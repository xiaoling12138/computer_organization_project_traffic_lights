==> flow/design.v <==
`timescale 1ns / 1ps
module trafficLights( 
    input start,
    input clk,
    output reg [7:0] light,
    output reg [7:0] lightControl
);
reg [7:0] left;
reg [7:0] right1;
reg [7:0] right2;
reg[13:0] oneSecond;
reg[13:0] twoSecond;
reg[3:0] timeCount;
reg[1:0] lightType;
reg[1:0] lightRoot;
reg[4:0] slowSecond;
always @(posedge clk) begin
    if(start == 0) begin
        timeCount<=4'd15;
        lightType<=2'd0;
        oneSecond<=14'd0;
        twoSecond<=14'd0;
        right1 <= 4'd15;
        right2 <= 4'd15;
        left <= 8'b00001101;
        lightControl <= 8'b11111111;
        lightRoot<= 2'd0;
        slowSecond<= 5'd0;
    end
    else begin
            oneSecond <= oneSecond+14'd1;
    if(oneSecond== 14'd10000) begin
        oneSecond <= 14'd0;
        twoSecond <= twoSecond+14'd1;
        slowSecond <=slowSecond+5'd1;
    end
    if(twoSecond == 14'd10000) begin
        twoSecond <= 14'd0;
        if(lightType==2'd0) begin
            if(timeCount==4'd0) begin
            timeCount <= 4'd3;
            lightType <=lightType+2'd1;
            case(lightType)
                2'd0: left <= 8'b00001101;
                2'd1: left <= 8'b00001000;
                2'd2: left <= 8'b01000010;
                default: left <= 8'b00000000;
            endcase
            end
            else begin
                timeCount <=timeCount -4'd1;
            end
            case(timeCount)
                4'd1: right1 <= 8'b01111001;
                4'd2: right1 <= 8'b00100100;
                4'd3: right1 <= 8'b00110000;
                4'd4: right1 <= 8'b00011001;
                4'd5: right1 <= 8'b00010010;
                4'd6: right1 <= 8'b00000010;
                4'd7: right1 <= 8'b01111000;
                4'd8: right1 <= 8'b00000000;
                4'd9: right1 <= 8'b00010000;
                4'd10: right1 <= 8'b01000000;
                4'd11: right1 <= 8'b01111001;
                4'd12: right1 <= 8'b00100100;
                4'd13: right1 <= 8'b00110000;
                4'd14: right1 <= 8'b00011001;
                4'd15: right1 <= 8'b00010010;
                default: right1 <= 8'b01000000;
            endcase
            case(timeCount)
                4'd1: right2 <= 8'b01000000;
                4'd2: right2 <= 8'b01000000;
                4'd3: right2 <= 8'b01000000;
                4'd4: right2 <= 8'b01000000;
                4'd5: right2 <= 8'b01000000;
                4'd6: right2 <= 8'b01000000;
                4'd7: right2 <= 8'b01000000;
                4'd8: right2 <= 8'b01000000;
                4'd9: right2 <= 8'b01000000;    
                4'd10: right2 <= 8'b01111001;
                4'd11: right2 <= 8'b01111001;
                4'd12: right2 <= 8'b01111001;
                4'd13: right2 <= 8'b01111001;
                4'd14: right2 <= 8'b01111001;
                4'd15: right2 <= 8'b01111001;
                default: right2 <= 8'b01000000;
            endcase
        end
        else if(lightType==2'd1) begin
            if(timeCount==4'd0) begin
                timeCount <= 4'd15;
                lightType <=lightType+2'd1;
                case(lightType)
                    2'd0: left <= 8'b00001101;
                    2'd1: left <= 8'b00001000;
                    2'd2: left <= 8'b01000010;
                    default: left <= 8'b00000000;
                endcase
            end
            else begin
                timeCount <=timeCount -4'd1;
            end
            case(timeCount)
                4'd1: right1 <= 8'b01111001;
                4'd2: right1 <= 8'b00100100;
                4'd3: right1 <= 8'b00110000;
                default: right1 <= 8'b01000000;
            endcase
            case(timeCount)
                4'd1: right2 <= 8'b01000000;
                4'd2: right2 <= 8'b01000000;
                4'd3: right2 <= 8'b01000000;
                default: right2 <= 8'b01000000;
            endcase
        end
        else if(lightType==2'd2) begin
            if(timeCount==4'd0) begin
                timeCount <= 4'd15;
                lightType <=2'd0;
                case(lightType)
                    2'd0: left <= 8'b00001101;
                    2'd1: left <= 8'b00001000;
                    2'd2: left <= 8'b01000010;
                    default: left <= 8'b00000000;
                endcase
            end
            else begin
                timeCount <=timeCount -4'd1;
            end
            case(timeCount)
                4'd1: right1 <= 8'b01111001;
                4'd2: right1 <= 8'b00100100;
                4'd3: right1 <= 8'b00110000;
                4'd4: right1 <= 8'b00011001;
                4'd5: right1 <= 8'b00010010;
                4'd6: right1 <= 8'b00000010;
                4'd7: right1 <= 8'b01111000;
                4'd8: right1 <= 8'b00000000;
                4'd9: right1 <= 8'b00010000;
                4'd10: right1 <= 8'b01000000;
                4'd11: right1 <= 8'b01111001;
                4'd12: right1 <= 8'b00100100;
                4'd13: right1 <= 8'b00110000;
                4'd14: right1 <= 8'b00011001;
                4'd15: right1 <= 8'b00010010;
                default: right1 <= 8'b01000000;
            endcase
            case(timeCount)
                4'd1: right2 <= 8'b01000000;
                4'd2: right2 <= 8'b01000000;
                4'd3: right2 <= 8'b01000000;
                4'd4: right2 <= 8'b01000000;
                4'd5: right2 <= 8'b01000000;
                4'd6: right2 <= 8'b01000000;
                4'd7: right2 <= 8'b01000000;
                4'd8: right2 <= 8'b01000000;
                4'd9: right2 <= 8'b01000000;    
                4'd10: right2 <= 8'b01111001;
                4'd11: right2 <= 8'b01111001;
                4'd12: right2 <= 8'b01111001;
                4'd13: right2 <= 8'b01111001;
                4'd14: right2 <= 8'b01111001;
                4'd15: right2 <= 8'b01111001;
                default: right2 <= 8'b01000000;
            endcase
        end
    end
    if(slowSecond==5'd20) begin
        slowSecond<=5'd0;
        if(lightRoot==2'd0) begin
            light <= left;
            lightControl <=8'b11110111;
            lightRoot<=lightRoot+2'd1;
        end
        else if(lightRoot==2'd1) begin
            light <= right2;
            lightControl <=8'b11111101;
            lightRoot<=lightRoot+2'd1;
        end
        else if(lightRoot==2'd2) begin
            light <= right1;
            lightControl <=8'b11111110;
            lightRoot<=2'd0;
        end
    end
    end
end
endmodule
[Step by step through the tools: trafficLights]
What the tools print for trafficLights, step after step.
Line numbers count from 1 in the design file above.
Library cell names are shortened.
A cell with n/a has no value.
Set-up
  top: trafficLights
  clock input: clk
  library: sky130hd
  timing corner: tt_025C_1v80

[Word-level counts]
Counts by Yosys on the flattened word-level netlist (proc, flatten, opt, wreduce; memories kept). Print and check cells are left out.
Memory sizes are those after Yosys's memory passes, which may raise the word count (mostly to a power of two), join words into wider ones and drop unused or constant bits.
Bit counts
  cells after elaboration: 89
  input port bits: 2
  output and inout bits: 16
  register bits: 81
  bits in read-only memories: 352
  memories kept: 4
  clocked read ports x word width: 22
Operators by class
  reductions and logical operators: 14
  bitwise logic cells: 1
  equal/unequal tests: 13
  mux-type cells: 40
  $add $sub $neg: 6
Memories
  (name not given): words 16, bits a word 7, rd ports 1, write ports 0, line 53  | case(timeCount)
  (name not given): words 16, bits a word 7, rd ports 1, write ports 0, line 131  | case(timeCount)
  (name not given): words 16, bits a word 4, rd ports 1, write ports 0, line 71  | case(timeCount)
  (name not given): words 16, bits a word 4, rd ports 1, write ports 0, line 149  | case(timeCount)
Operator list (number)
  two-way mux 8 bit: 18
  two-way mux 4 bit: 13
  adder 14 x 1 -> 14 bit with constant B: 2
  == test 14 bit with constant B: 2
  case mux 7 bit (select 3 bit): 1
  two-way mux 2 bit: 8
  nonzero test 3 bit: 3
  == test 4 x 2 -> 1 bit with constant B: 2
  inequality test 2 bit with constant B: 3
  OR reduction 2 bit: 3
  AND reduction 3 bit: 2
  adder 5 x 1 -> 5 bit with constant B: 1
  == test 5 bit with constant B: 1
  AND reduction 5 bit: 1
  adder 2 x 1 -> 2 bit with constant B: 2
  == test 2 x 1 -> 1 bit with constant B: 2
  == test 2 bit with constant B: 2
  zero test 2 bit: 2
  AND reduction 2 bit: 2
  subtractor 4 x 1 -> 4 bit with constant B: 1
  == test 4 x 1 -> 1 bit with constant B: 1
  zero test 4 bit: 1
  NOT 1 bit: 1

[Logic depth]
Yosys ltp: most cells in a row. Word level: on the elaborated netlist, between registers, memories and ports. Mapped: between sequential cells and ports; inverters and the memories' decode and read muxes count.
Depth
  word-level depth: 7
  ABC_AREA: 1
  mapped depth: 16
  gate-level depth less buffers: 16

[Mapped cells and area]
The flow's flattened synthesis, as Yosys stat reports it; memories are mapped. The netlist is that of the ABC_AREA named above (0 if unset); the other value can give another one.
The area totals of this step are shown rounded.
Cells by type
  dfxtp_1: number 66, area in all 1.32E+03 um^2
  nand2_1: number 126, area in all 472.954 um^2
  inv_1: number 65, area in all 243.984 um^2
  ha_1: number 19, area in all 237.728 um^2
  nand3_1: number 43, area in all 215.206 um^2
  edfxtp_1: number 7, area in all 210.202 um^2
  a21oi_1: number 34, area in all 170.163 um^2
  nor2_1: number 45, area in all 168.912 um^2
  o21ai_0: number 16, area in all 80.077 um^2
  xor2_1: number 7, area in all 61.309 um^2
  nand4_1: number 9, area in all 56.304 um^2
  nand3_4: number 3, area in all 52.55 um^2
  buf_4: number 6, area in all 45.043 um^2
  nor3_1: number 8, area in all 40.038 um^2
  nor2_2: number 6, area in all 37.536 um^2
  buf_2: number 6, area in all 30.029 um^2
  nor3_2: number 3, area in all 30.029 um^2
  o21a_1: number 4, area in all 30.029 um^2
Not listed: further types 21, cells in them 38.
Mapped netlist
  cell count: 511
  area of sequential cells: 1500 um^2
  flip-flops: 73
  chip area (Yosys): 3800 um^2
  buffer cells: 14

[Path before layout]
Source: OpenSTA report_checks on the synthesized netlist (no wires, ideal clock, input and output delay 20% of the period each), path of least setup slack; recovery checks are left aside. Register names are those of the netlist, which keeps one name where synthesis merged equal registers.
Timing path post-synthesis
  path type: register -> register
  from: register twoSecond[0]
  to: register (name not given)
  data required time: 2.806 ns
  clock period: 2.92 ns
  driving pins on the path: 15
  arrival: 1.854 ns
  buffers on the path: 0
  path slack: 0.952 ns
  library setup time: 0.114 ns
  delay of the path: 1.968 ns
  launch time at the first pin: 0.000 ns
  synthesis period reached: 1.968 ns
"delay of the path" = arrival - input delay + setup time.
"driving pins on the path": output pins that drive a net of the path, with the launching flip-flop's if there is one; two outputs of one cell count as two.
"synthesis period reached" is the clock period less the worst setup slack; recovery checks do not enter. This is arithmetic on one report: input and output delays are still those of the set period (20% each).
At most two assigning lines are given for a register; there are more.
Between the ends, post-synthesis
  cells stage by stage: dfxtp_1 -> inv_1 -> ha_1 -> nand3_1 -> nor2_2 -> nand3_4 -> nand2_1 -> nand2_1 -> nor2_4 -> inv_1 -> ha_1 -> inv_1 -> nand2_1 -> nand3_1 -> nand2_1
RTL lines, path post-synthesis
  start: declaration: line 12  | reg[13:0] twoSecond;
  start: assignment: line 22  | twoSecond<=14'd0;
  start: assignment: line 34  | twoSecond <= twoSecond+14'd1;
No chain of elaborated cells between the ends is given.

[Worst path after layout]
From the final timing report of run A: the path of least setup slack in the routed layout; clock arrival at registers is part of the times.
Timing path post-layout
  path type: input -> register
  from: input port start
  to: register (name not given)
  external input delay: 0.94 ns
  buffers on the path: 2
  path slack: 2.08 ns
  driving pins on the path: 10
  launch time at the first pin: 0.94 ns
  data required time: 4.93 ns
  arrival: 2.85 ns
  library setup time: 0.10 ns
  clock period: 4.7 ns
Between the ends, post-layout
  cells stage by stage: clkdlybuf4s50_1 -> inv_1 -> buf_2 -> nor2_4 -> inv_1 -> ha_1 -> inv_1 -> nand2_1 -> nand3_1 -> nand2_1
RTL lines, path post-layout
  start: declaration: line 3  | input start,
No chain of elaborated cells between the ends is given.

==> runs of trafficLights <==
trafficLights through Yosys and OpenROAD on sky130hd: 2 stored runs, unordered, with their settings and measured results. The constraints put input and output delay at 20% of the set period each and load the outputs with 0.01 pF.
By "period reached" is meant the clock period of the run minus its worst setup slack. This is arithmetic on one report: input and output delays are still those of the set period (20% each).
"time used up by the worst setup path": the worst setup path's part of the clock period (all of it between registers, 20% less for each end at a port) less its slack. A launch clock that arrives late makes it longer, a capture clock that arrives late makes it shorter.
By "power consumption" is meant OpenSTA's value without simulated activity: inputs other than the clock are taken to toggle once in ten clock periods, and the tool carries that through the logic.
Results are given in rounded form.

==> run A: settings <==
{ "period_ns": 4.7, "CORE_UTILIZATION": 67, "CORE_ASPECT_RATIO": 0.64, "CELL_PAD_IN_SITES_GLOBAL_PLACEMENT": 0, "ABC_AREA": 1, "GPL_TIMING_DRIVEN": 0, "CAP_MARGIN": 30, "SLEW_MARGIN": 15, "CORE_MARGIN": 2 }
==> run A: results <==
power consumption: 1.2 mW
overall die area: 6200 um^2
std-cell area (final layout): 4200 um^2
utilization of the finished layout: 0.79
smallest hold slack: 0.46 ns
setup total negative slack: 0.000 ns
chip area in the Yosys report: 3800 um^2
time used up by the worst setup path: 1.68 ns
class of the worst setup path: input -> register
smallest setup slack: 2.1 ns
period reached: 2.616 ns

==> run B: settings <==
{ "period_ns": 2.43, "CORE_UTILIZATION": 69, "PLACE_DENSITY_LB_ADDON": 0.14, "CELL_PAD_IN_SITES_DETAIL_PLACEMENT": 0, "TNS_END_PERCENT": 65, "CTS_CLUSTER_SIZE": 26, "CAP_MARGIN": 20, "CORE_MARGIN": 2, "SLEW_MARGIN": 20 }
==> run B: results <==
smallest setup slack: -0.38 ns
overall die area: 5700 um^2
std-cell area (final layout): 4300 um^2
chip area in the Yosys report: 3500 um^2
smallest hold slack: 0.48 ns
utilization of the finished layout: 0.86
time used up by the worst setup path: 2.81 ns
class of the worst setup path: register -> register
period reached: 2.812 ns
power consumption: 2.2 mW
setup total negative slack: -2.0 ns
